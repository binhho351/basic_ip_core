==> flow/design.v <==
module Basic_IP_Core (pclk,presetn,pwrite,psel,penable,paddr,pwdata,prdata,pready,pslverr);
  input wire pclk,presetn,pwrite,psel,penable;
  input wire [7:0] paddr,pwdata;
  output wire pready,pslverr;
  output reg [7:0] prdata;
  reg [7:0] reg_A,reg_B,reg_C,reg_D,reg_E,reg_F,reg_G,reg_H;
  reg [7:0] psel_reg;
  wire apb_wr_en;
  wire apb_rd_en;
  assign pready = 1'b1;
  assign pslverr = 1'b0;
  assign apb_wr_en = pwrite & penable & pready;   
  assign apb_rd_en = (~pwrite) & penable & pready;   
  always @(paddr or psel)
  begin
  if(psel==0)
    psel_reg = 8'b0000_0000;
  else
    case(paddr)
      8'h00: psel_reg = 8'b0000_0001;
      8'h01: psel_reg = 8'b0000_0010;
      8'h02: psel_reg = 8'b0000_0100;
      8'h03: psel_reg = 8'b0000_1000;
      8'h04: psel_reg = 8'b0001_0000;
      8'h05: psel_reg = 8'b0010_0000;
      8'h06: psel_reg = 8'b0100_0000;
      8'h07: psel_reg = 8'b1000_0000;
      default: psel_reg = 8'b0000_0000;
    endcase
  end
  always @(paddr or psel or apb_rd_en)
  begin
  if(!(psel && apb_rd_en))
    prdata = 8'b0000_0000;
  else
    case(paddr)
      8'h00: prdata = reg_A;
      8'h01: prdata = reg_B;
      8'h02: prdata = reg_C;
      8'h03: prdata = reg_D;
      8'h04: prdata = reg_E;
      8'h05: prdata = reg_F;
      8'h06: prdata = reg_G;
      8'h07: prdata = reg_H;
      default: prdata = 8'b0000_0000;
    endcase
  end
  always @(posedge pclk or negedge presetn)
  begin
    if(presetn==0)
      reg_A <= 8'h00;
    else if(psel_reg[0] & apb_wr_en)
      reg_A <= pwdata;
    else
      reg_A <= reg_A;
  end
  always @(posedge pclk or negedge presetn)
  begin
    if(presetn==0)
      reg_B <= 8'h00;
    else if(psel_reg[1] & apb_wr_en)
      reg_B <= pwdata;
    else
      reg_B <= reg_B;
  end
  always @(posedge pclk or negedge presetn)
  begin
    if(presetn==0)
      reg_C <= 8'h00;
    else if(psel_reg[2] & apb_wr_en)
      reg_C <= pwdata;
    else
      reg_C <= reg_C;
  end
  always @(posedge pclk or negedge presetn)
  begin
    if(presetn==0)
      reg_D <= 8'h00;
    else if(psel_reg[3] & apb_wr_en)
      reg_D <= pwdata;
    else
      reg_D <= reg_D;
  end
  always @(posedge pclk or negedge presetn)
  begin
    if(presetn==0)
      reg_E <= 8'h00;
    else if(psel_reg[4] & apb_wr_en)
      reg_E <= pwdata;
    else
      reg_E <= reg_E;
  end
  always @(posedge pclk or negedge presetn)
  begin
    if(presetn==0)
      reg_F <= 8'h00;
    else if(psel_reg[5] & apb_wr_en)
      reg_F <= pwdata;
    else
      reg_F <= reg_F;
  end
  always @(posedge pclk or negedge presetn)
  begin
    if(presetn==0)
      reg_G <= 8'h00;
    else if(psel_reg[6] & apb_wr_en)
      reg_G <= pwdata;
    else
      reg_G <= reg_G;
  end
  always @(posedge pclk or negedge presetn)
  begin
    if(presetn==0)
      reg_H <= 8'h00;
    else if(psel_reg[7] & apb_wr_en)
      reg_H <= pwdata;
    else
      reg_H <= reg_H;
  end
endmodule  
Step by step through the tools: Basic_IP_Core
Tool output for the design above, in the order of the flow.
Lines are those of the file above, counted from 1.
Cell names lack the library's common part.
{ "setup": {"top": "Basic_IP_Core", "clk_port": "pclk", "cell_library": "sky130hd", "lib_corner": "tt_025C_1v80"} }

Elaborated design
Counts by Yosys on the flattened word-level netlist (proc, flatten, opt, wreduce; memories kept). Register bits leave out memories and registers merged into their read ports (data or address); mux counts leave out enables and synchronous resets folded into registers. Print and check cells are left out. Cells with the same type and inputs are merged into one.
Yosys's memory passes give these memory sizes; they may raise the number of words (mostly to a power of two), join words into wider ones and drop unused or constant bits.
{ "bits": {"regBits": 64, "rom_bits": 64, "memories": 1, "input_bits": 21, "output_inout_bits": 10, "elab_cells": 34} }
{ "mem_list": {"columns": ["name", "words", "word_bits", "read_ports", "wr", "line_no", "text"], "rows": [
  ["(name not given)", 8, 8, 1, 0, 19, "case(paddr)"]
]} }
{ "classes": {"equal": 7, "n_mux": 4, "n_logic": 11, "n_reduce_logical": 3} }
{ "ops": {"columns": ["operator", "count"], "rows": [
  ["parallel mux 8 bit (select 8 bit)", 1],
  ["equality test 8 x 3 -> 1 bit (second input constant)", 4],
  ["2-to-1 mux 8 bit", 3],
  ["equality test 8 x 2 -> 1 bit (second input constant)", 2],
  ["AND 1 bit", 10],
  ["equality test 8 x 1 -> 1 bit (second input constant)", 1],
  ["logical NOT 8 bit", 1],
  ["logical NOT 5 bit", 1],
  ["logical AND 1 bit", 1],
  ["NOT 1 bit", 1]
]} }

Logic depth
Depth = most cells in a row (Yosys ltp): at word level without a register or memory, in the mapped netlist without a sequential cell, where the memories' decode and read muxes count.
{ "logic_depth": {"word_depth": 4, "abc_area": 0, "depth_mapped": 5, "depth_no_buf": 3} }

After synthesis
The flow's flattened synthesis, as Yosys stat reports it; memories are mapped. The netlist is that of the ABC_AREA named above (0 if unset); the other value can give another one.
{ "by_type": {"columns": ["cell_type", "count", "type_area_um2"], "rows": [
  ["dfrtp_1", 64, 1.6E+03],
  ["mux2_2", 62, 698.17],
  ["mux2i_1", 32, 320.307],
  ["o22ai_1", 16, 100.096],
  ["nor4_4", 4, 85.082],
  ["o21a_1", 8, 60.058],
  ["nor3_2", 4, 40.038],
  ["buf_4", 3, 22.522],
  ["mux2_1", 2, 22.522],
  ["clkbuf_1", 5, 18.768],
  ["or3b_2", 2, 17.517],
  ["nor4_2", 1, 12.512],
  ["buf_2", 2, 10.01],
  ["nand4b_1", 1, 8.758],
  ["conb_1", 2, 7.507],
  ["nand2_1", 2, 7.507],
  ["nand3b_1", 1, 7.507],
  ["or4_1", 1, 7.507],
  ["or3_1", 1, 6.256]
]} }
{ "mapped": {"cell_count": 213, "yosys_area_um2": 3054.2, "ff_cells": 64, "buf_cells": 10} }

Timing after synthesis
OpenSTA on the mapped netlist: ideal clock, no wires. The path of least setup slack (recovery checks aside). Input and output delay are each 20% of the period. Register names are those of the netlist, which keeps one name where synthesis merged equal registers.
{ "synth_path": {"path_kind": "input port to output port", "start": "input port paddr[4]", "end": "output port prdata[0]", "tclk_ns": 3.6, "in_delay_ns": 0.720, "output_delay_ns": 0.720, "t_first_pin_ns": 0.720, "arrival_time_ns": 2.138, "required_ns": 2.880, "slack_ns": 0.742, "path_delay_ns": 1.418, "driving_pins": 4, "n_path_buf": 1, "period_less_setup_slack_ns": 2.858} }
"path_delay_ns" is the arrival time less input delay plus setup time.
At an output port there is no setup time.
"driving_pins": output pins that drive a net of the path, with the launching flip-flop's if there is one; two outputs of one cell count as two.
"period_less_setup_slack_ns" = period - worst setup slack (recovery checks aside). The figure is calculated, with input and output delays left at 20% of the set period.
Between the ends stands the longest chain of elaborated cells between them, by number of cells; it is not shown to be the way that was timed. Of several equally long chains one is given.
Each line given opens the expression or statement behind the cell; cells for indexed reads and writes are added by Yosys, which also makes memories of some case tables.
{ "synth_via": {"cell_sequence": "or4_1 -> buf_4 -> nor4_2 -> o21a_1", "elab_chain_cells": 3, "cone_cells": 10, "cone_classes": "eq/ne (7); mux (2); reduce/logical (1)"} }
{ "synth_rtl": {"columns": ["item", "line_no", "text"], "rows": [
  ["start, declared", 3, "input wire [7:0] paddr,pwdata;"],
  ["equality test 8 x 3 -> 1 bit", 36, "case(paddr)"],
  ["parallel mux 8 bit (select 8 bit)", 36, null],
  ["2-to-1 mux 8 bit", 33, "if(!(psel && apb_rd_en))"],
  ["end, declared", 5, "output reg [7:0] prdata;"]
]} }

Timing after layout
Path of least setup slack in the final report of run 1 (OpenROAD, finished layout, wires in). Where an end is a register, its clock arrival counts in the times.
{ "layout_path": {"path_kind": "input port to output port", "start": "input port paddr[4]", "end": "output port prdata[5]", "tclk_ns": 1.59, "in_delay_ns": 0.32, "output_delay_ns": 0.32, "t_first_pin_ns": 0.32, "arrival_time_ns": 1.86, "required_ns": 1.27, "slack_ns": -0.59, "driving_pins": 8, "n_path_buf": 5} }
Between the ends stands the longest chain of elaborated cells between them, by number of cells; it is not shown to be the way that was timed. Of several equally long chains one is given.
{ "layout_via": {"cell_sequence": "buf_6 -> or4_4 -> nor4_4 -> buf_4 -> buf_6 -> buf_6 -> o21a_1 -> buf_2", "elab_chain_cells": 3, "cone_cells": 10, "cone_classes": "eq/ne (7); mux (2); reduce/logical (1)"} }
{ "layout_rtl": {"columns": ["item", "line_no", "text"], "rows": [
  ["start, declared", 3, "input wire [7:0] paddr,pwdata;"],
  ["equality test 8 x 3 -> 1 bit", 36, "case(paddr)"],
  ["parallel mux 8 bit (select 8 bit)", 36, null],
  ["2-to-1 mux 8 bit", 33, "if(!(psel && apb_rd_en))"],
  ["end, declared", 5, "output reg [7:0] prdata;"]
]} }

Stored flow runs of Basic_IP_Core (2 of them; Yosys, OpenROAD, sky130hd). They differ in their settings and are not a sequence. Constraints: input delay and output delay 20% of the set period each, output load 0.01 pF.
"worst setup path time (ns)" = time allowed to the worst setup path (clock period - input delay - output delay, where it has them) - its slack; a late launch clock adds to it, a late capture clock takes from it.
By "finish__power__total" is meant OpenSTA's value without simulated activity: inputs other than the clock are taken to toggle once in ten clock periods, and the tool carries that through the logic.

settings of run 1
{
  "period_ns": 1.59,
  "CORE_UTILIZATION": 52,
  "SETUP_SLACK_MARGIN": -0.05,
  "CORE_ASPECT_RATIO": 0.77,
  "TNS_END_PERCENT": 60,
  "CAP_MARGIN": 35,
  "MIN_ROUTING_LAYER": "met2",
  "CORE_MARGIN": 2,
  "SLEW_MARGIN": 20
}
report of run 1
yosys chip area after synthesis (um^2): 3054.2
finish__design__die__area: 6507.6
finish__design__instance__area__stdcell: 4306.6
finish__timing__setup__ws: -0.589
finish__timing__hold__ws: 0.491
finish__power__total: 3.648e-03
worst setup path time (ns): 1.54
worst setup path kind: input port to output port

settings of run 2
{
  "period_ns": 1.43,
  "CAP_MARGIN": 20,
  "CORE_MARGIN": 2,
  "CORE_UTILIZATION": 40,
  "SLEW_MARGIN": 20
}
report of run 2
yosys chip area after synthesis (um^2): 3054.2
finish__design__die__area: 8350.3
finish__design__instance__area__stdcell: 4256.6
finish__timing__setup__ws: -0.641
finish__timing__hold__ws: 0.475
finish__power__total: 3.720e-03
worst setup path time (ns): 1.50
worst setup path kind: input port to output port
